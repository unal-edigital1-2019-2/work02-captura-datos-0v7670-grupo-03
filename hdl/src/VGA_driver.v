==> flow/design.v <==
module VGA_Driver640x480 (
	input rst,
	input clk, 				 
	input  [7:0] pixelIn, 	 
	output  [7:0] pixelOut,  
	output  Hsync_n,		 
	output  Vsync_n,		 
	output  [9:0] posX, 	 
	output  [8:0] posY 		 
);
localparam SCREEN_X = 640; 	 
localparam FRONT_PORCH_X =16;  
localparam SYNC_PULSE_X = 96;
localparam BACK_PORCH_X = 48;
localparam TOTAL_SCREEN_X = SCREEN_X+FRONT_PORCH_X+SYNC_PULSE_X+BACK_PORCH_X; 	 
localparam SCREEN_Y = 480; 	 
localparam FRONT_PORCH_Y =10;  
localparam SYNC_PULSE_Y = 2;
localparam BACK_PORCH_Y = 33;
localparam TOTAL_SCREEN_Y = SCREEN_Y+FRONT_PORCH_Y+SYNC_PULSE_Y+BACK_PORCH_Y; 	 
reg  [9:0] countX;
reg  [8:0] countY;
assign posX    = countX;
assign posY    = countY;
assign pixelOut = (countX<SCREEN_X) ? (pixelIn ) : (8'b00000000) ;
assign Hsync_n = ~((countX>=SCREEN_X+FRONT_PORCH_X) && (countX<SCREEN_X+SYNC_PULSE_X+FRONT_PORCH_X)); 
assign Vsync_n = ~((countY>=SCREEN_Y+FRONT_PORCH_Y) && (countY<SCREEN_Y+FRONT_PORCH_Y+SYNC_PULSE_Y));
always @(posedge clk) begin
	if (rst) begin
		countX <= 10'b0;
		countY <= 10'b0;
	end
	else begin 
		if (countX >= (TOTAL_SCREEN_X-1)) begin
			countX <= 0;
			if (countY >= (TOTAL_SCREEN_Y-1)) begin
				countY <= 0;
			end 
			else begin
				countY <= countY + 1;
			end
		end 
		else begin
			countX <= countX + 1;
			countY <= countY;
		end
	end
end
endmodule
Reports on VGA_Driver640x480:

The steps from the RTL of VGA_Driver640x480 to its reports follow in flow order.
Lines are those of the file above, counted from 1.
Cell names lack the library's common part.
A cell with -- has no value.

* design top: VGA_Driver640x480
* clock input: clk
* cell library: sky130hd
* corner: tt_025C_1v80

After elaboration:

Counts by Yosys on the flattened word-level netlist (proc, flatten, opt, wreduce; memories kept). Register bits leave out memories and registers merged into their read ports (data or address); mux counts leave out enables and synchronous resets folded into registers. Print and check cells are left out. Cells with the same type and inputs are merged into one.

* add/subtract/negate cells: 2
* $lt $le $gt $ge: 7
* mux-type cells: 2
* bitwise gates (word level): 2
* reduce/logical cells: 3

Operators by type and width (number)
* 10-bit >= comparator with constant B: 2
* 10-bit less-than comparator with constant B: 2
* 10-bit by 1-bit adder with 10-bit output with constant B: 1
* 9-bit by 10-bit >= comparator with 1-bit output with constant B: 1
* 9-bit by 1-bit adder with 9-bit output with constant B: 1
* 9-bit >= comparator with constant B: 1
* 9-bit less-than comparator with constant B: 1
* 9-bit 2-to-1 mux: 1
* 8-bit 2-to-1 mux: 1
* 1-bit logical AND: 2
* 1-bit inverter: 2
* 2-bit OR reduction: 1

* register bits after elaboration: 19
* bits of input ports: 10
* output and inout port bits: 29
* word-level cells: 18

Depth:

Longest topological path by Yosys (ltp), each cell counted once; first at word level (registers and memories cut), then after technology mapping (sequential cells cut; the memories' decode and read muxes count).

* depth after elaboration: 3
* ABC_AREA: 1
* depth in mapped cells: 9
* mapped depth without buffers: 9

Synthesis result:

Source: synth_stat.txt of the flow (Yosys; design flattened, memories mapped). It holds for the ABC_AREA given above (unset counts as 0); a run with the other value may have another netlist.
Totals and module areas in this step are rounded.

Cell types (number)
* dfxtp_1: 19
* nand2_1: 39
* nor2_1: 29
* inv_1: 28
* nand3_1: 12
* ha_1: 4
* xor2_1: 4
* nand2_4: 3
* a21oi_1: 6
* a21oi_2: 3
* nand4_1: 4
* nor2_8: 1
* inv_2: 5
* nor2_2: 3
* xnor2_1: 2
* nor3_1: 3
* nor2_4: 1
* nor3_2: 1

Not listed: further types 6, cells in them 6.

* mapped cells: 173
* synthesis area: 1150 um^2
* area of sequential cells: 380 um^2
* flip-flops: 19
* buffer cells: 1

Worst setup path after synthesis:

OpenSTA on the mapped netlist: ideal clock, no wires. The path of least setup slack (recovery checks aside). Input and output delay are each 20% of the period. Register names are those of the netlist, which keeps one name where synthesis merged equal registers.

* path kind: reg2out
* from: register countX[7]
* to: output port pixelOut[0]
* clock period: 2.19 ns
* external output delay: 0.438 ns
* time at the first pin: 0.000 ns
* arrival time: 0.927 ns
* slack: 0.825 ns
* path delay: 0.927 ns
* stages: 4
* buffers on the path: 0
* synthesis period reached: 1.365 ns

"path delay" is the arrival time less input delay plus setup time.
At an output port there is no setup time.
"stages" counts driving pins, that of a launching flip-flop among them; a cell with two outputs on the path counts twice.
"synthesis period reached" = period - worst setup slack (recovery checks aside). The figure is calculated, with input and output delays left at 20% of the set period.
Between the ends stands the longest chain of elaborated cells between them, by number of cells; it is not shown to be the way that was timed. Of several equally long chains one is given.
Each line given opens the expression or statement behind the cell; cells for indexed reads and writes are added by Yosys, which also makes memories of some case tables.
A register here has more assigning lines than the two given.

* cell sequence: dfxtp_1 > inv_2 > a21oi_2 > nor2_1
* cells in the longest elaborated chain: 2
* elaborated cells on any way between the ends: 2
* source lines of those cells: 1
* those cells by class: compare: 1; mux: 1

RTL lines, path after synthesis
* start, declared: line 21 `reg  [9:0] countX;`
* start, assigned: line 30 `countX <= 10'b0;`
* start, assigned: line 44 `countX <= countX + 1;`
* 10-bit less-than comparator: line 25 `assign pixelOut = (countX<SCREEN_X) ? (pixelIn ) : (8'b00000000) ;`
* 8-bit 2-to-1 mux: line 25
* end, declared: line 5 `output [7:0] pixelOut,`

Lab notebook: VGA_Driver640x480

VGA_Driver640x480 on sky130hd: 2 stored runs with different settings, listed in no order. Input and output delays are each 20% of the period that was set; the output load is 0.01 pF.

### Run 1

Settings: `period_ns=1.95`, `CORE_UTILIZATION=40`, `PLACE_DENSITY=0.63`, `CORE_ASPECT_RATIO=0.69`, `CORE_MARGIN=6`, `CELL_PAD_IN_SITES_DETAIL_PLACEMENT=2`, `ABC_AREA=1`, `GPL_TIMING_DRIVEN=0`, `SLEW_MARGIN=30`, `CAP_MARGIN=20`

No results, placement failed with DPL-0033.

### Run 2

Settings: `period_ns=2.08`, `CORE_UTILIZATION=61`, `PLACE_DENSITY_LB_ADDON=0.15`, `CORE_MARGIN=8`, `CELL_PAD_IN_SITES_GLOBAL_PLACEMENT=3`, `CELL_PAD_IN_SITES_DETAIL_PLACEMENT=1`, `TNS_END_PERCENT=35`, `ABC_AREA=0`, `GPL_TIMING_DRIVEN=1`, `GPL_ROUTABILITY_DRIVEN=1`, `SLEW_MARGIN=0`, `MIN_ROUTING_LAYER=met1`, `CAP_MARGIN=20`

No results, placement failed with FLW-0024.
